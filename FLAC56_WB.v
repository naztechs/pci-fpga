==> flow/design.v <==
`timescale 1ns / 1ps
module FLAC56_WB(
	input PHY_CLK33_I,
	input PHY_RSTn_I,
	input      [31:0]  WB_ADD_I,
	output reg [31:0]  WB_DATA_O = 0,
	input      [31:0]  WB_DATA_I,
	output reg WB_ACK_O = 0,
	output reg WB_VALID_O = 0,
	input WB_STB_I,
	input WB_WE_I,
	output reg F56_WB_REQ_O = 0,
	input      F56_WB_GNT_I,
	input       [7:0] F56_BADD_I,
	output reg  [7:0] F56_BADD_O = 0,
	output reg        F56_BADD_DIR_O = 0,
	output reg 		  F56_ALE_O = 0,
	output reg 		  F56_RDn_O = 1,
	output reg 		  F56_WRn_O = 1,
	output reg 	[1:0] F56_CSn_O = 2'b11,
	output reg		  F56_RSTn_O = 1,
	input       [1:0] F56_INT_I 
    );
	reg [15:0] FL56_STATE = 0;
	reg [31:0] FL56_CMD   = 0;
	reg CMD_FLAG = 0;
	reg READ_DATA_FLAG = 0;
	reg [31:0] F56_READ = 0;
	reg [7:0] READ_COUNTER = 0;
	reg [7:0] WRITE_COUNTER = 0;
	reg [31:0] ALE_CAPTURE = 0;
	reg [31:0] BADD_DIR_CAPTURE = 0;
	reg [31:0] RDn_CAPTURE = 0;
	reg [31:0] WRn_CAPTURE = 0;
	reg [31:0] Csn0_CAPTURE = 0;
	reg [31:0] Csn1_CAPTURE = 0;
	reg [7:0] DATA_CAP[31:0];
	reg [4:0] readVector = 0;
	reg [31:0] GNT_CAPTURE = 0;
	reg [31:0] REQ_CAPTURE = 0;
	always @(posedge PHY_CLK33_I)
		begin
			if(PHY_RSTn_I == 0)
				begin
					WB_DATA_O = 0;
					WB_ACK_O = 0;
					WB_VALID_O = 0;
					CMD_FLAG = 0;
				end
			else if (WB_STB_I == 0)
				begin
					WB_DATA_O = 0;
					WB_ACK_O = 0;
					WB_VALID_O = 0;
					CMD_FLAG = 0;
				end
			else 
			begin
				CMD_FLAG = 0;
				READ_DATA_FLAG = 0;
				if (WB_WE_I == 0)  
					begin
						case (WB_ADD_I[11:2])
							0:
								begin
									WB_DATA_O = {FL56_STATE[15:0],WRITE_COUNTER[7:0],READ_COUNTER[7:0]};
								end
							1 : 
								begin
									WB_DATA_O[7:0] = F56_READ[7:0];
									WB_DATA_O[31:8] = 0;
									READ_DATA_FLAG = 1;
								end
							3 : 
								WB_DATA_O = ALE_CAPTURE;
							4 :
								WB_DATA_O = BADD_DIR_CAPTURE;
							5 :
								WB_DATA_O = RDn_CAPTURE;
							6 :
								WB_DATA_O = WRn_CAPTURE;
							7 :
								WB_DATA_O = Csn0_CAPTURE;
							8:
								WB_DATA_O = Csn1_CAPTURE;
							9 :
								begin
									WB_DATA_O = DATA_CAP[readVector];
									readVector = readVector + 1;
								end
							11 : 
								WB_DATA_O = GNT_CAPTURE;
							12 :
								WB_DATA_O = REQ_CAPTURE;
							default :
								WB_DATA_O = 0;
						endcase
						WB_VALID_O = 1;
					end
				else 
					begin
						case (WB_ADD_I[11:2])
							  2 :
								begin
								 FL56_CMD = WB_DATA_I;
								 CMD_FLAG = 1;
								end
							10 :
								begin
									readVector = WB_DATA_I;
								end
						endcase
						WB_ACK_O = 1;
					end
			end
		end
		localparam IDLE = 0;
		localparam READY = 1;
		localparam BUS_REQIURE = 2;
		localparam DECODE = 3;
		localparam ADD_LATCH = 4;
		localparam READ_REG = 5;
		localparam WRITE_REG = 6;
		reg [7:0] F56_REG_ADD = 0;
		reg [15:0] F56_REG_WDATA = 0;
		reg [7:0]  F56_REG_CMD   = 0;
		reg [3:0]  F56_STATE = IDLE;
		reg [2:0] ADD_WAIT = 0;
		reg [2:0] READ_WAIT = 0;
		reg [2:0] WRITE_WAIT = 0;
		reg TEST_CAP = 0;
		reg TEST_CAP1 = 0;
		reg TEST_CAP2 = 0;
		reg TEST_CAP3 = 0;
		reg TEST_CAP4 = 0;
		localparam ADD_MAX_WAIT = 3;  
		localparam ADD_MAX_RW    = 3;  
	always @(posedge PHY_CLK33_I)
			if (PHY_RSTn_I == 0)
				begin
					F56_BADD_O     = 0;
					F56_BADD_DIR_O = 0;
					F56_ALE_O = 0;
					F56_RDn_O = 1;
					F56_WRn_O = 1;
					F56_CSn_O = 2'b11;
					F56_RSTn_O = 1;
					F56_REG_ADD = 0;
					F56_REG_WDATA = 0;
					F56_REG_CMD  = 0;
					F56_READ = 0;
					FL56_STATE = 0;
					READ_COUNTER = 0;
					WRITE_COUNTER = 0;
					F56_WB_REQ_O = 0;
					F56_STATE = IDLE; 
				end
			else
				begin
					FL56_STATE[8] = F56_RSTn_O;
					if (READ_DATA_FLAG == 1)
						FL56_STATE[9] = 0;
					case (F56_STATE)
						IDLE : 
							begin
								TEST_CAP = ~TEST_CAP;
								FL56_STATE[7:0] = 8'h01;  
								F56_BADD_O     = 0;
								F56_BADD_DIR_O = 0;
								F56_ALE_O = 0;
								F56_RDn_O = 1;
								F56_WRn_O = 1;
								F56_CSn_O = 2'b11;
								ADD_WAIT = 0;
								READ_WAIT = 0;
								WRITE_WAIT = 0;
								F56_WB_REQ_O = 0;
								if (CMD_FLAG == 0)
									F56_STATE = READY;
							end
						READY :
							begin
								if (CMD_FLAG == 1)
									begin
										F56_STATE = BUS_REQIURE;
										F56_WB_REQ_O = 1;
									end
							end
						BUS_REQIURE :
							begin
								if (F56_WB_GNT_I == 1)
									F56_STATE = DECODE;
							end
						DECODE :
								begin
									TEST_CAP1 = ~TEST_CAP1;
									FL56_STATE[7:0] = 8'h02;  
									F56_REG_ADD [7:0] = FL56_CMD[23:16];
									F56_REG_WDATA[15:0] = FL56_CMD[15:0];
									F56_REG_CMD[7:0] = FL56_CMD[31:24];
									if (F56_REG_CMD[7] == 1)
										begin
											F56_STATE = IDLE;
											F56_RSTn_O = F56_REG_WDATA[0] ;
										end
									else if (F56_REG_CMD[2] == 1)
										begin
											F56_STATE = ADD_LATCH;
											F56_BADD_DIR_O = 1;
											F56_BADD_O = F56_REG_ADD;
										end
									else if (F56_REG_CMD[3] == 0)
										begin
											F56_STATE = READ_REG;
										end
									else
										begin
											F56_STATE = WRITE_REG;
											F56_BADD_DIR_O = 1;
										end
								end
						ADD_LATCH : 
							begin
								TEST_CAP2 = ~TEST_CAP2;
								FL56_STATE[7:0] = 8'h04;  
								F56_ALE_O = 1;
								if (ADD_WAIT == ADD_MAX_WAIT)
									begin
										F56_ALE_O = 0;
										if (F56_REG_CMD[3] == 0)
											begin
												F56_STATE = READ_REG;
												F56_BADD_DIR_O = 0;
											end
										else
											begin
												F56_STATE = WRITE_REG;
											end
									end
								ADD_WAIT = ADD_WAIT + 1;
							end
						READ_REG :
							begin
								TEST_CAP3 = ~TEST_CAP3;
								FL56_STATE[7:0] = 8'h08;  
								F56_RDn_O = 0;
								if (F56_REG_CMD[6] == 0)
									F56_CSn_O[0] = 0;
								else
									F56_CSn_O[1] = 0;
								if (READ_WAIT == ADD_MAX_RW)
									begin
										F56_READ[7:0] = F56_BADD_I[7:0];
										FL56_STATE[9] = 1;  
										F56_STATE = IDLE;
										READ_COUNTER = READ_COUNTER  + 1;
									end
								READ_WAIT = READ_WAIT + 1;
							end
						WRITE_REG :
							begin
								TEST_CAP4 = ~TEST_CAP4;
								FL56_STATE[7:0] = 8'h10;  
								F56_BADD_O[7:0] = F56_REG_WDATA[7:0];
								if (WRITE_WAIT == 1)
									begin
										F56_WRn_O = 0;
										if (F56_REG_CMD[6] == 0)
											F56_CSn_O[0] = 0;
										else
											F56_CSn_O[1] = 0;
									end
								if (WRITE_WAIT == ADD_MAX_RW + 1)
									begin
										F56_STATE = IDLE;
										WRITE_COUNTER = WRITE_COUNTER + 1;
									end
								WRITE_WAIT = WRITE_WAIT + 1;
							end			
					endcase
				end	
		reg [5:0] reg_counter = 0;
		always @(posedge PHY_CLK33_I)
				begin
					if (PHY_RSTn_I == 0)
						begin
							ALE_CAPTURE      = 0;
			                BADD_DIR_CAPTURE = 0;
			                RDn_CAPTURE      = 0;
			                WRn_CAPTURE      = 0;
							Csn0_CAPTURE 	 = 0;
							Csn1_CAPTURE     = 0;
							reg_counter      = 0;
							GNT_CAPTURE			= 0;
						    REQ_CAPTURE         = 0;
						end
					else
						begin
						   if (F56_STATE == READY && CMD_FLAG == 1)
								begin
									reg_counter = 0;
								end	
						   else if (reg_counter < 32)
								begin
									GNT_CAPTURE[reg_counter] =  F56_WB_GNT_I;
									REQ_CAPTURE[reg_counter] =  F56_WB_REQ_O;
									ALE_CAPTURE[reg_counter] =        F56_ALE_O;    
									BADD_DIR_CAPTURE[reg_counter] = F56_BADD_DIR_O;  
									RDn_CAPTURE[reg_counter] =      F56_RDn_O;   
									WRn_CAPTURE[reg_counter] =      F56_WRn_O;
									Csn0_CAPTURE[reg_counter] =     F56_CSn_O[0];
									Csn1_CAPTURE[reg_counter] =     F56_CSn_O[1];
									DATA_CAP[reg_counter] = F56_BADD_I;
									reg_counter = reg_counter + 1; 
								end
							else
								reg_counter = reg_counter;
						end
				end         
endmodule   
; ---- Reports on FLAC56_WB
; The steps from the RTL of FLAC56_WB to its reports follow in flow order.
; Line numbers count from 1 in the design file above.
; Cell names lack the library's common part.
; Not given: --
[design]
design = FLAC56_WB
clk_port = PHY_CLK33_I
cell_library = sky130hd
lib_corner = tt_025C_1v80

; ---- Word level
; Yosys after proc, flatten, opt, wreduce and memory -nomap, before mapping. Memory bits, and registers merged into a memory's read port (data or address), are not among the register bits. Print and check cells are not counted.
; Memory sizes are those after Yosys's memory passes, which may raise the word count (mostly to a power of two), join words into wider ones and drop unused or constant bits.
[bits]
memories = 1
ramBits = 256
wordCells = 192
register_bits = 413
output_inout_bits = 50
in_bits = 79
[op_classes]
cmp = 1
n_logic = 19
n_reduce_logical = 31
shifts = 9
mux = 54
addsub = 8
eq_ne = 34
[mem_list]
columns = memory, size, width, rd, wr, line
row1 = DATA_CAP, 32, 8, 1, 1, 37  ; reg [7:0] DATA_CAP[31:0];
[op_table]
columns = operator, count
row1 = variable shift 1 x 7 -> 32 bit, 8
row2 = bitwise AND 32 bit, 8
row3 = OR 32 bit, 8
row4 = case mux 24 bit (select 9 bit), 1
row5 = case mux 8 bit (select 11 bit), 1
row6 = == test 10 x 4 -> 1 bit with constant B, 5
row7 = == test 10 x 3 -> 1 bit with constant B, 4
row8 = case mux 8 bit (select 5 bit), 1
row9 = two-way mux 8 bit, 5
row10 = variable shift 1 x 7 -> 32 bit with constant A, 1
row11 = NOT 32 bit, 1
row12 = two-way mux 5 bit, 6
row13 = case mux 4 bit (select 7 bit), 1
row14 = case mux 8 bit (select 3 bit), 1
row15 = two-way mux 4 bit, 6
row16 = AND reduction 2 bit, 11
row17 = == test 10 x 2 -> 1 bit with constant B, 2
row18 = != test 2 bit with constant B, 10
row19 = two-way mux 1 bit, 18
row20 = case mux 3 bit (select 2 bit), 3
row21 = adder 8 x 1 -> 8 bit with constant B, 2
row22 = == test 4 x 3 -> 1 bit with constant B, 3
row23 = == test 10 x 1 -> 1 bit with constant B, 1
row24 = zero test 10 bit, 1
row25 = nonzero test 2 bit, 5
row26 = adder 3 x 1 -> 3 bit with constant B, 3
row27 = nonzero test 3 bit, 3
row28 = == test 4 x 2 -> 1 bit with constant B, 2
; Other operator kinds: 25; their cells: 35.

; ---- Logic depth
; Longest topological path by Yosys (ltp), each cell counted once; first at word level (registers and memories cut), then after technology mapping (sequential cells cut; the memories' decode and read muxes count).
[logic_depth]
ltp_word = 5
ABC_AREA = 0
mapped_depth = 11
mapped_depth_nobuf = 8

; ---- Synthesis result
; The flow's flattened synthesis, as Yosys stat reports it; memories are mapped. The netlist is that of the ABC_AREA named above (0 if unset); the other value can give another one.
[mapped]
ffs = 648
area_um2 = 26920.8
seq_area_um2 = 15885.2
mapped_cells = 2369
[by_type]
columns = type, count, area_total_um2
row1 = edfxtp_1, 291, 8.74E+03
row2 = dfxtp_1, 357, 7.15E+03
row3 = mux4_2, 68, 1.53E+03
row4 = nand2_1, 308, 1.16E+03
row5 = mux2i_1, 87, 870.835
row6 = nor2_1, 227, 852.067
row7 = a21oi_1, 143, 715.686
row8 = a22oi_1, 75, 563.04
row9 = o21ai_0, 111, 555.533
row10 = nand3_1, 106, 530.509
row11 = clkbuf_1, 81, 304.042
row12 = o2bb2ai_1, 31, 271.51
row13 = o22ai_1, 42, 262.752
row14 = buf_2, 52, 260.25
row15 = mux2_2, 22, 247.738
row16 = ha_1, 16, 200.192
row17 = a211oi_1, 22, 165.158
row18 = a2bb2oi_1, 17, 148.893
; Not listed: further types 68, cells in them 313.

; ---- Worst setup path after synthesis
; Path of least setup slack by OpenSTA after synthesis, without wires, with an ideal clock, recovery checks aside; 20% of the period is set as input and as output delay. Where synthesis merged equal registers, the netlist keeps one of their names.
[synth_timing]
path_type = input-to-reg
start = in PHY_RSTn_I
end = reg FL56_CMD[0]
setup_ns = 0.397
arrival_ns = 2.945
slack_ns = 2.038
path_buffers = 3
path_stages = 6
clock_period_ns = 5.38
path_delay_ns = 2.266
synth_period_reached_ns = 3.342
; "path_delay_ns" = arrival - input delay + setup time.
; "path_stages" counts driving pins, that of a launching flip-flop among them; a cell with two outputs on the path counts twice.
; "synth_period_reached_ns" is the clock period less the worst setup slack; recovery checks do not enter. This is arithmetic on one report: input and output delays are still those of the set period (20% each).
; The rows between start and end are the longest chain of elaborated cells between them; the timing report does not say that the signal goes this way. Where chains are equally long, one stands for them.
; Each line given opens the expression or statement behind the cell; cells for indexed reads and writes are added by Yosys, which also makes memories of some case tables.
[synth_via]
cell_sequence = and3_1 clkbuf_1 clkbuf_1 buf_1 nand2_1 nor2_1
elab_chain_len = 1
[synth_rtl]
columns = element, line
row1 = from (decl), 4  ; input PHY_RSTn_I,
row2 = AND reduction 4 bit, --
row3 = to (assign), 105  ; FL56_CMD = WB_DATA_I;
row4 = to (decl), 25  ; reg [31:0] FL56_CMD = 0;

; ---- Timing after layout
; Path of least setup slack in the final report of flow run A (OpenROAD, finished layout, wires in). Where an end is a register, its clock arrival counts in the times.
[layout_timing]
path_type = reg-to-reg
start = reg reg_counter[0]
end = reg GNT_CAPTURE[8]
arrival_ns = 4.23
slack_ns = 1.18
path_stages = 9
clock_period_ns = 4.87
path_buffers = 0
setup_ns = 0.13
; The rows between start and end are the longest chain of elaborated cells between them; the timing report does not say that the signal goes this way. Where chains are equally long, one stands for them.
; At most two assigning lines are given for a register; there are more.
[layout_via]
cell_sequence = dfxtp_1 inv_1 ha_1 nor2b_1 a21oi_2 nor3_1 nand3_1 nand3_1 o21ai_0
elab_chain_len = 5
[layout_rtl]
columns = element, line
row1 = from (decl), 282  ; reg [5:0] reg_counter = 0;
row2 = from (assign), 314  ; reg_counter = reg_counter + 1;
row3 = from (assign), 317  ; reg_counter = reg_counter;
row4 = negation 6 -> 7 bit, 305  ; GNT_CAPTURE[reg_counter] = F56_WB_GNT_I;
row5 = variable shift 1 x 7 -> 32 bit, 305
row6 = NOT 32 bit, 305
row7 = bitwise AND 32 bit, 305
row8 = OR 32 bit, 305
row9 = to (assign), 294  ; GNT_CAPTURE = 0;
row10 = to (assign), 305
row11 = to (decl), 39  ; reg [31:0] GNT_CAPTURE = 0;

; Record of 2 stored runs of the RTL-to-layout flow on FLAC56_WB, platform sky130hd. The runs are unordered. Constraints: input delay and output delay 20% of the set period each, output load 0.01 pF.
; "clock_period_reached_ns" means the clock period less the worst setup slack. The figure is calculated, with input and output delays left at 20% of the set period.
; "worst_path_ns": the worst setup path's part of the clock period (all of it between registers, 20% less for each end at a port) less its slack. A launch clock that arrives late makes it longer, a capture clock that arrives late makes it shorter.
; By "final_power_w" is meant OpenSTA's value without simulated activity: inputs other than the clock are taken to toggle once in ten clock periods, and the tool carries that through the logic.

[flow run A: settings]
period_ns = 4.87
CORE_UTILIZATION = 20
PLACE_DENSITY_LB_ADDON = 0.12
CORE_MARGIN = 2
CELL_PAD_IN_SITES_GLOBAL_PLACEMENT = 2
CELL_PAD_IN_SITES_DETAIL_PLACEMENT = 1
GPL_TIMING_DRIVEN = 1
CTS_CLUSTER_DIAMETER = 172
CAP_MARGIN = 10
SLEW_MARGIN = 20
[flow run A: results]
cell_area_final_um2 = 32890.3
ws_hold_ns = 0.452
clock_period_reached_ns = 3.686
post_synth_area_um2 = 26920.8
fin_tns_ns = 0.000
finalUtil_pct = 24.6
timing.setup.ws_ns = 1.184
die_area_um2 = 137556.0
final_power_w = 0.012628
worst_path_ns = 3.69
critical_path_type = reg-to-reg

[flow run B: settings]
period_ns = 1.7
CORE_UTILIZATION = 30
PLACE_DENSITY_LB_ADDON = 0.19
CELL_PAD_IN_SITES_DETAIL_PLACEMENT = 0
TNS_END_PERCENT = 20
ABC_AREA = 1
GPL_TIMING_DRIVEN = 0
CTS_CLUSTER_SIZE = 69
CTS_CLUSTER_DIAMETER = 345
CAP_MARGIN = 30
MAX_ROUTING_LAYER = met4
CORE_MARGIN = 2
SLEW_MARGIN = 20
[flow run B: results]
worst_path_ns = 2.17
critical_path_type = reg-to-reg
die_area_um2 = 98658.8
timing.setup.ws_ns = -0.468
finalUtil_pct = 39.7
fin_tns_ns = -136.761
ws_hold_ns = 0.059
post_synth_area_um2 = 28848.9
cell_area_final_um2 = 37817.5
clock_period_reached_ns = 2.168
final_power_w = 0.029992
