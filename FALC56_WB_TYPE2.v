==> flow/design.v <==
`timescale 1ns / 1ps
module FALC56_WB_TYPE2(
	input PHY_CLK33_I,
	input PHY_RSTn_I,
	input      [31:0]  WB_ADD_I,
	output reg [31:0]  WB_DATA_O = 0,
	input      [31:0]  WB_DATA_I,
	output reg WB_ACK_O = 0,
	output reg WB_VALID_O = 0,
	input WB_STB_I,
	input WB_WE_I,
	output reg F56_WB_REQ_O = 0,
	input      F56_WB_GNT_I,
	input       [7:0] F56_BADD_I,
	output reg  [7:0] F56_BADD_O = 0,
	output reg        F56_BADD_DIR_O = 0,
	output reg 		  F56_ALE_O = 0,
	output reg 		  F56_RDn_O = 1,
	output reg 		  F56_WRn_O = 1,
	output reg 	[1:0] F56_CSn_O = 2'b11,
	output reg		  F56_RSTn_O = 1,
	input       [1:0] F56_INT_I 
    );
	reg WRITE_FLAG = 0;
	reg READ_FLAG  = 0;
	reg WRITE_END = 0;
	reg READ_END = 0;
	reg [7:0]  REG_ADD = 0;
	reg [1:0] CHIP_SEL = 0;
	reg [7:0] REG_READ_DATA = 0;
	reg [7:0] REG_WRITE_DATA = 0;
	reg DEBUG_MODE = 0;
	localparam START_T2 = 0;
	localparam WAITE_T2 = 1;
	localparam END_T2   = 2;
	reg [1:0] WB_TYPE2_STATE = START_T2;
	reg [31:0] GNT_CAPTURE = 0;
	reg [31:0] REQ_CAPTURE = 0;
	reg [31:0] ALE_CAPTURE = 0;
	reg [31:0] BADD_DIR_CAPTURE = 0;
	reg [31:0] RDn_CAPTURE = 0;
	reg [31:0] WRn_CAPTURE = 0;
	reg [31:0] Csn0_CAPTURE = 0;
	reg [31:0] Csn1_CAPTURE = 0;
	reg [7:0] DATA_CAP[31:0];
	reg [4:0] readVector = 0;
always @(posedge PHY_CLK33_I)
		begin
			if(PHY_RSTn_I == 0)
				begin
					WB_DATA_O =      0;
					WB_ACK_O =       0;
					WB_VALID_O =     0;
				    WRITE_FLAG =     0;
				    READ_FLAG  =     0;
					CHIP_SEL =       0;
					REG_WRITE_DATA = 0;
					WB_TYPE2_STATE = START_T2;
				end
			else if (WB_STB_I == 0)
				begin
					WB_DATA_O =      0;
					WB_ACK_O =       0;
					WB_VALID_O =     0;
					WRITE_FLAG =     0;
					READ_FLAG  =     0;
					REG_WRITE_DATA = 0; 
					CHIP_SEL =       0;
					WB_TYPE2_STATE = START_T2;
				end
			else 
				begin
					READ_FLAG =  0;
					WRITE_FLAG = 0;
					DEBUG_MODE = WB_ADD_I[11]; 
					if (DEBUG_MODE == 0)
						begin
							if (WB_WE_I == 0)
								begin
									case (WB_TYPE2_STATE)
										START_T2 : 
											begin
											 REG_ADD[7:0] = WB_ADD_I[9:2];
											 READ_FLAG = 1;
											 if (WB_ADD_I[10] == 0)
												CHIP_SEL[0] = 1;
											 else
												CHIP_SEL[1] = 1;
											 WB_TYPE2_STATE = WAITE_T2;
											end
										WAITE_T2 :
											begin
												if (READ_END == 1)
													begin
														WB_DATA_O[7:0] = REG_READ_DATA[7:0];
														WB_DATA_O[31:8] = 0;
														WB_TYPE2_STATE = END_T2;
														WB_VALID_O = 1;
													end
											end
										END_T2 : 
											;
									endcase
								end
							else
								begin
									case(WB_TYPE2_STATE)
									START_T2 : 
										begin
											REG_ADD[7:0] = WB_ADD_I[9:2];
											WRITE_FLAG = 1;
											if (WB_ADD_I[10] == 0)
												CHIP_SEL[0] = 1;
											else
												CHIP_SEL[1] = 1;
											REG_WRITE_DATA[7:0] = WB_DATA_I[7:0];
											WB_TYPE2_STATE = WAITE_T2;
										end
									WAITE_T2 :
										begin
											if (WRITE_END == 1)
												begin
													WB_ACK_O = 1;
													WB_TYPE2_STATE = END_T2;
												end
										end
									END_T2 : 
										;
									endcase
								end
							end
						else
							begin
								if (WB_WE_I == 0)
									begin
										case (WB_ADD_I[10:2])
											1 :
												WB_DATA_O = GNT_CAPTURE;
											2:
												WB_DATA_O = REQ_CAPTURE;
											3 : 
												WB_DATA_O = ALE_CAPTURE;
											4 :
												WB_DATA_O = BADD_DIR_CAPTURE;
											5 :
												WB_DATA_O = RDn_CAPTURE;
											6 :
												WB_DATA_O = WRn_CAPTURE;
											7 :
												WB_DATA_O = Csn0_CAPTURE;
											8:
												WB_DATA_O = Csn1_CAPTURE;
											9 :
												begin
													WB_DATA_O = DATA_CAP[readVector];
													readVector = readVector + 1;
												end
											10 : 
													WB_DATA_O = readVector;
											11 :  
												WB_DATA_O = 32'haabb_cc_dd;
											default :
													WB_DATA_O = 0;
										endcase
										WB_VALID_O = 1;
									end
								else
									begin
										case (WB_ADD_I[10:2])
										10 :
											begin
												readVector = WB_DATA_I;
											end
										endcase
										WB_ACK_O = 1;
									end							
							end
				end
			end
		localparam IDLE = 0;
		localparam RAED_BUS_WAIT = 1;
	    localparam WRITE_BUS_WAIT = 2;
		localparam RAED_ADD_LATCH = 3;
		localparam WRITE_ADD_LATCH = 4;
		localparam READ_REG = 5;
		localparam WRITE_REG = 6;
		localparam WAIT = 7;
		localparam ADD_MAX_WAIT = 2;  
		localparam ADD_MAX_RW    = 2;  
		reg [3:0]  F56_TYPE2_STATE = IDLE;
		reg [2:0] ADD_WAIT = 0;
		reg [2:0] READ_WAIT = 0;
		reg [2:0] WRITE_WAIT = 0;
		always @(posedge PHY_CLK33_I)
			if (PHY_RSTn_I == 0)
				begin
					F56_BADD_O     = 0;
					F56_BADD_DIR_O = 0;
					F56_ALE_O = 0;
					F56_RDn_O = 1;
					F56_WRn_O = 1;
					F56_CSn_O = 2'b11;
					F56_RSTn_O = 1;
					WRITE_END = 0;
					READ_END = 0;
					F56_WB_REQ_O = 0;
					F56_TYPE2_STATE = IDLE; 
				end
			else
				begin
					if (WB_STB_I == 0)
						F56_TYPE2_STATE = IDLE;
					case (F56_TYPE2_STATE) 
						IDLE :
							begin
								F56_BADD_O     = 0;
								F56_BADD_DIR_O = 0;
								F56_ALE_O = 0;
								F56_RDn_O = 1;
								F56_WRn_O = 1;
								F56_CSn_O = 2'b11;
								ADD_WAIT = 0;
								READ_WAIT = 0;
								WRITE_WAIT = 0;
								WRITE_END = 0;
								READ_END = 0;
								F56_WB_REQ_O = 0;
								if (READ_FLAG == 1)
									begin
										F56_TYPE2_STATE = RAED_BUS_WAIT;
										F56_BADD_DIR_O = 1;
										F56_BADD_O = REG_ADD;
										F56_WB_REQ_O = 1;
									end
								else if (WRITE_FLAG == 1)
									begin
										F56_TYPE2_STATE = WRITE_BUS_WAIT;
										F56_BADD_DIR_O = 1;
										F56_BADD_O = REG_ADD;
										F56_WB_REQ_O = 1;
									end
							end
						RAED_BUS_WAIT :
							begin
								if (F56_WB_GNT_I == 1)
									F56_TYPE2_STATE = RAED_ADD_LATCH;
							end
						RAED_ADD_LATCH :
							begin
								F56_ALE_O = 1;
								if (ADD_WAIT == ADD_MAX_WAIT)
									begin
										F56_ALE_O = 0;
										if (CHIP_SEL[0] == 1)
											F56_CSn_O[0] = 0;
										else if (CHIP_SEL[1] == 1)
											F56_CSn_O[1] = 0;
										F56_TYPE2_STATE = READ_REG ;
										F56_BADD_DIR_O = 0;
									end
								ADD_WAIT = ADD_WAIT + 1;
							end
						READ_REG :
							begin
								F56_RDn_O = 0;
								if (READ_WAIT == ADD_MAX_RW)
										begin
											REG_READ_DATA[7:0] = F56_BADD_I[7:0];
											READ_END = 1;
											F56_TYPE2_STATE = IDLE;
											F56_RDn_O = 1;
										end
								READ_WAIT = READ_WAIT + 1;
							end
						WRITE_BUS_WAIT :
							begin
								if (F56_WB_GNT_I == 1)
									F56_TYPE2_STATE = WRITE_ADD_LATCH;
							end
						WRITE_ADD_LATCH :
							begin
								if(ADD_WAIT == 0)
									F56_ALE_O = 1;
								if (ADD_WAIT == ADD_MAX_WAIT)
									F56_ALE_O = 0;
								if (ADD_WAIT == ADD_MAX_WAIT+1)
									begin
										F56_BADD_O[7:0] = REG_WRITE_DATA[7:0];
										F56_TYPE2_STATE = WRITE_REG ;
									end
								ADD_WAIT = ADD_WAIT + 1;
							end
						WRITE_REG :
							begin
								F56_WRn_O = 0;
								if (WRITE_WAIT == 0)
									begin
										if (CHIP_SEL[0] == 1)
												F56_CSn_O[0] = 0;
										else if (CHIP_SEL[1] == 1)
												F56_CSn_O[1] = 0;
									end
								if (WRITE_WAIT == ADD_MAX_RW + 2)
									begin
										F56_TYPE2_STATE = IDLE;
										F56_CSn_O = 2'b11;
										WRITE_END = 1;
										F56_WRn_O = 1;
									end
								WRITE_WAIT = WRITE_WAIT + 1;
							end
					endcase
				end
		reg [5:0] reg_counter = 0;
		always @(posedge PHY_CLK33_I)
				begin
					if (PHY_RSTn_I == 0)
						begin
						    GNT_CAPTURE			= 0;
						    REQ_CAPTURE         = 0;
							ALE_CAPTURE      = 0;
			                BADD_DIR_CAPTURE = 0;
			                RDn_CAPTURE      = 0;
			                WRn_CAPTURE      = 0;
							Csn0_CAPTURE 	 = 0;
							Csn1_CAPTURE     = 0;
							reg_counter      = 0;
						end
					else
						begin
						   if (F56_TYPE2_STATE == IDLE && (READ_FLAG == 1 || WRITE_FLAG == 1))
								begin
									reg_counter = 0;
								end	
						   else if (reg_counter < 32)
								begin
									GNT_CAPTURE[reg_counter] =  F56_WB_GNT_I;
									REQ_CAPTURE[reg_counter] =  F56_WB_REQ_O;
									ALE_CAPTURE[reg_counter] =  F56_ALE_O;  
									BADD_DIR_CAPTURE[reg_counter] = F56_BADD_DIR_O;  
									RDn_CAPTURE[reg_counter] =      F56_RDn_O;   
									WRn_CAPTURE[reg_counter] =      F56_WRn_O;
									Csn0_CAPTURE[reg_counter] =     F56_CSn_O[0];
									Csn1_CAPTURE[reg_counter] =     F56_CSn_O[1];
									DATA_CAP[reg_counter] = F56_BADD_I;
									reg_counter = reg_counter + 1; 
								end
							else
								reg_counter = reg_counter;
						end
				end         
endmodule
# [Reports on FALC56_WB_TYPE2]
# The steps from the RTL of FALC56_WB_TYPE2 to its reports follow in flow order.
# Lines are those of the file above, counted from 1.
# Operators: Yosys type, input widths -> output width; for muxes data width and select width s.
# Library cell names are shortened.
# Not given: --
[design] design="FALC56_WB_TYPE2" clock_port="PHY_CLK33_I" lib="sky130hd" corner="tt_025C_1v80"

# [Elaborated design]
# Yosys after proc, flatten, opt, wreduce and memory -nomap, before mapping. Memory bits, and registers merged into a memory's read port (data or address), are not among the register bits. Print and check cells are not counted. Equal cells are merged and count once.
# Memory sizes are those after Yosys's memory passes, which may raise the word count (mostly to a power of two), join words into wider ones and drop unused or constant bits.
[word_totals] regBits=361 ramBits=256 mem_count=1 inputBits=79 out_inout_bits=50 wordCells=224
[op_classes] add_sub_neg=6 cmp=1 eq_ne=31 n_shift=9 muxes=76 bitwise=23 reduce_and_logical=43
[memory_table] name="DATA_CAP" size=32 width=8 read_ports=1 wr=1 line=45 text="reg [7:0] DATA_CAP[31:0];"
[ops] op="$pmux 32 s11" n=1
[ops] op="$shift 1x7->32" n=8
[ops] op="$and 32x32->32" n=8
[ops] op="$or 32x32->32" n=8
[ops] op="$mux 32" n=4
[ops] op="$mux 8" n=7
[ops] op="$mux 4" n=10
[ops] op="$eq 9x3->1 const B" n=4
[ops] op="$eq 9x4->1 const B" n=4
[ops] op="$shift 1x7->32 const A" n=1
[ops] op="$not 32->32" n=1
[ops] op="$mux 5" n=6
[ops] op="$pmux 4 s7" n=1
[ops] op="$mux 1" n=27
[ops] op="$mux 24" n=1
[ops] op="$reduce_and 3->1" n=7
[ops] op="$reduce_and 2->1" n=10
[ops] op="$reduce_bool 2->1" n=10
[ops] op="$eq 9x2->1 const B" n=2
[ops] op="$pmux 3 s2" n=3
[ops] op="$pmux 8 s2" n=1
[ops] op="$ne 3x3->1 const B" n=4
[ops] op="$eq 4x3->1 const B" n=3
[ops] op="$mux 2" n=6
[ops] op="$pmux 1 s2" n=5
[ops] op="$add 3x1->3 const B" n=3
[ops] op="$eq 3x2->1 const B" n=3
[ops] op="$eq 9x1->1 const B" n=1
# Other operator kinds: 24; their cells: 40.

# [Logic depth]
# Yosys ltp: most cells in a row. Word level: on the elaborated netlist, between registers, memories and ports. Mapped: between sequential cells and ports; inverters and the memories' decode and read muxes count.
[depth] ltp_word=6 ABC_AREA=1 depth_mapped=13 depth_no_buf=12

# [Mapped cells and area]
# Source: synth_stat.txt of the flow (Yosys; design flattened, memories mapped). It holds for the ABC_AREA given above (unset counts as 0); a run with the other value may have another netlist.
# Totals and module areas in this step are rounded.
[by_type] type="edfxtp_1" n=286 type_area_um2=8.59E+03
[by_type] type="dfxtp_1" n=331 type_area_um2=6.63E+03
[by_type] type="nand2_1" n=1175 type_area_um2=4410.48
[by_type] type="a21oi_1" n=321 type_area_um2=1.61E+03
[by_type] type="nand3_1" n=311 type_area_um2=1.56E+03
[by_type] type="inv_1" n=321 type_area_um2=1.2E+03
[by_type] type="nor2_1" n=217 type_area_um2=814.531
[by_type] type="o21ai_0" n=73 type_area_um2=365.35
[by_type] type="clkbuf_1" n=86 type_area_um2=322.81
[by_type] type="or2_2" n=42 type_area_um2=262.752
[by_type] type="buf_2" n=44 type_area_um2=220.211
[by_type] type="nand4_1" n=33 type_area_um2=206.448
[by_type] type="ha_1" n=15 type_area_um2=187.68
[by_type] type="nor3_1" n=30 type_area_um2=150.144
[by_type] type="buf_4" n=19 type_area_um2=142.637
[by_type] type="a31oi_1" n=12 type_area_um2=75.072
[by_type] type="o211ai_1" n=10 type_area_um2=75.072
[by_type] type="buf_1" n=19 type_area_um2=71.318
# Not listed: further types 24, cells in them 75.
[mapped] stdcells=3420 yosys_area_mm2=0.02742 seqArea_mm2=0.01521 flip_flops=617 buffers=172

# [Worst setup path after synthesis]
# Path of least setup slack by OpenSTA after synthesis, without wires, with an ideal clock, recovery checks aside; 20% of the period is set as input and as output delay. Where synthesis merged equal registers, the netlist keeps one of their names.
[synth_path] kind="register to register" from="register reg_counter[0]" to="register Csn1_CAPTURE[2]" period_ps=2590 setup_ps=70 launch_ps=0 arrival_time_ps=2417 t_required_ps=2520 setup_slack_ps=103 delay_ps=2487 driving_pins=13 n_path_buf=4 period_less_setup_slack_ps=2487
# "delay_ps" is the arrival time less input delay plus setup time.
# "driving_pins": output pins that drive a net of the path, with the launching flip-flop's if there is one; two outputs of one cell count as two.
# "period_less_setup_slack_ps" is the clock period less the worst setup slack; recovery checks do not enter. This is arithmetic on one report: input and output delays are still those of the set period (20% each).
# The rows between start and end are the longest chain of elaborated cells between them; the timing report does not say that the signal goes this way. Where chains are equally long, one stands for them.
# A line is the first line of the expression or statement that the cell stems from. Yosys adds cells for indexed reads and writes and turns some case tables into memories.
# A register here has more assigning lines than the two given.
[synth_via] cell_sequence="dfxtp_1 > inv_2 > buf_1 > ha_1 > buf_2 > inv_1 > buf_2 > nor2_1 > buf_2 > nand3_1 > nor2_1 > nand2_1 > a21oi_1" elab_chain_len=5 cells_between=8 cone_classes="add/sub (1); compare (1); shift (2); logic (3); reduce/logical (1)"
[synth_rtl] item="start: declaration" line=314 text="reg [5:0] reg_counter = 0;"
[synth_rtl] item="start: assignment" line=346 text="reg_counter = reg_counter + 1;"
[synth_rtl] item="start: assignment" line=349 text="reg_counter = reg_counter;"
[synth_rtl] item="$neg 6->7" line=344 text="Csn1_CAPTURE[reg_counter] = F56_CSn_O[1];"
[synth_rtl] item="$shift 1x7->32" line=344
[synth_rtl] item="$not 32->32" line=344
[synth_rtl] item="$and 32x32->32" line=344
[synth_rtl] item="$or 32x32->32" line=344
[synth_rtl] item="end: assignment" line=326 text="Csn1_CAPTURE = 0;"
[synth_rtl] item="end: assignment" line=344
[synth_rtl] item="end: declaration" line=44 text="reg [31:0] Csn1_CAPTURE = 0;"

# [Worst path after layout]
# From the final timing report of run 2: the path of least setup slack in the routed layout; clock arrival at registers is part of the times.
# The path's times are printed in steps of 10 ps; the period is the one set.
[layout_path] kind="register to register" from="register reg_counter[0]" to="register RDn_CAPTURE[1]" period_ps=3930 setup_ps=80 launch_ps=610 arrival_time_ps=3560 t_required_ps=4460 setup_slack_ps=910 driving_pins=9 n_path_buf=0
# The rows between start and end are the longest chain of elaborated cells between them; the timing report does not say that the signal goes this way. Where chains are equally long, one stands for them.
# A register here has more assigning lines than the two given.
[layout_via] cell_sequence="dfxtp_1 > inv_2 > ha_1 > inv_1 > nor3_1 > nand2_1 > nor2_1 > nand2_1 > a21oi_1" elab_chain_len=5 cells_between=8 cone_classes="add/sub (1); compare (1); shift (2); logic (3); reduce/logical (1)"
[layout_rtl] item="start: declaration" line=314 text="reg [5:0] reg_counter = 0;"
[layout_rtl] item="start: assignment" line=346 text="reg_counter = reg_counter + 1;"
[layout_rtl] item="start: assignment" line=349 text="reg_counter = reg_counter;"
[layout_rtl] item="$neg 6->7" line=341 text="RDn_CAPTURE[reg_counter] = F56_RDn_O;"
[layout_rtl] item="$shift 1x7->32" line=341
[layout_rtl] item="$not 32->32" line=341
[layout_rtl] item="$and 32x32->32" line=341
[layout_rtl] item="$or 32x32->32" line=341
[layout_rtl] item="end: assignment" line=323 text="RDn_CAPTURE = 0;"
[layout_rtl] item="end: assignment" line=341
[layout_rtl] item="end: declaration" line=41 text="reg [31:0] RDn_CAPTURE = 0;"

Memo
Re: implementation data of FALC56_WB_TYPE2

Top module FALC56_WB_TYPE2; platform sky130hd; tools Yosys and OpenROAD; 2 stored runs in no particular order. Input and output delays are each 20% of the period that was set; the output load is 0.01 pF.
By "period_reached_ps" is meant the clock period of the run minus its worst setup slack. This is arithmetic on one report: input and output delays are still those of the set period (20% each).
"worst_path_ps" = time allowed to the worst setup path (clock period - input delay - output delay, where it has them) - its slack; a late launch clock adds to it, a late capture clock takes from it.
"worst_path_ps" is known to 10 ps.
Measured values are rounded.

[flow] run 1: files
==> flow/run.sh <==
#!/bin/bash
# the make line also repeats the synthesis and layout settings of config.mk as NAME=value (left out here)
make -C /OpenROAD-flow-scripts/flow DESIGN_CONFIG=/design/flow/config.mk WORK_HOME=/design/flow/orfs CLKGATE_MAP_FILE= finish
==> flow/config.mk <==
export PLATFORM = sky130hd
export DESIGN_NAME = FALC56_WB_TYPE2
export DESIGN_NICKNAME = FALC56_WB_TYPE2
export VERILOG_FILES = /design/flow/design.v
export SDC_FILE = /design/flow/constraint.sdc
export NUM_CORES = 4
export LEC_CHECK = 0
export CAP_MARGIN = 20
export CELL_PAD_IN_SITES_DETAIL_PLACEMENT = 0
export CORE_MARGIN = 2
export CORE_UTILIZATION = 72
export CTS_CLUSTER_SIZE = 76
export HOLD_SLACK_MARGIN = 0.21
export MAX_ROUTING_LAYER = met4
export MIN_ROUTING_LAYER = met2
export PLACE_DENSITY_LB_ADDON = 0.2
export SETUP_SLACK_MARGIN = -0.16
export SLEW_MARGIN = 20
export TNS_END_PERCENT = 85
==> flow/constraint.sdc <==
create_clock -name core_clock -period 2.92 [get_ports {PHY_CLK33_I}]
set_input_delay 0.5840 -clock core_clock [delete_from_list [all_inputs] [get_ports {PHY_CLK33_I}]]
set_output_delay 0.5840 -clock core_clock [all_outputs]
set_load 0.01 [all_outputs]

[flow] run 1: stopped before the end: routing reported GRT-0116

[flow] run 2: files
==> flow/run.sh <==
#!/bin/bash
# the make line also repeats the synthesis and layout settings of config.mk as NAME=value (left out here)
make -C /OpenROAD-flow-scripts/flow DESIGN_CONFIG=/design/flow/config.mk WORK_HOME=/design/flow/orfs CLKGATE_MAP_FILE= finish
==> flow/config.mk <==
export PLATFORM = sky130hd
export DESIGN_NAME = FALC56_WB_TYPE2
export DESIGN_NICKNAME = FALC56_WB_TYPE2
export VERILOG_FILES = /design/flow/design.v
export SDC_FILE = /design/flow/constraint.sdc
export NUM_CORES = 4
export LEC_CHECK = 0
export ABC_AREA = 1
export CAP_MARGIN = 5
export CELL_PAD_IN_SITES_DETAIL_PLACEMENT = 1
export CORE_MARGIN = 6
export CORE_UTILIZATION = 37
export MAX_ROUTING_LAYER = met4
export PLACE_DENSITY = 0.36
export SLEW_MARGIN = 20
==> flow/constraint.sdc <==
create_clock -name core_clock -period 3.93 [get_ports {PHY_CLK33_I}]
set_input_delay 0.7860 -clock core_clock [delete_from_list [all_inputs] [get_ports {PHY_CLK33_I}]]
set_output_delay 0.7860 -clock core_clock [all_outputs]
set_load 0.01 [all_outputs]

[flow] run 2: metrics
[metrics] worst_path_ps = 3020
[metrics] critical_path_kind = register to register
[metrics] holdWs_ps = 457
[metrics] utilization_pct = 43.8
[metrics] period_reached_ps = 3021
[metrics] design_die_area_mm2 = 0.08078
[metrics] total_negative_slack_ps = 0
[metrics] ys_area_mm2 = 0.02742
[metrics] worstSetupSlack_ps = 909
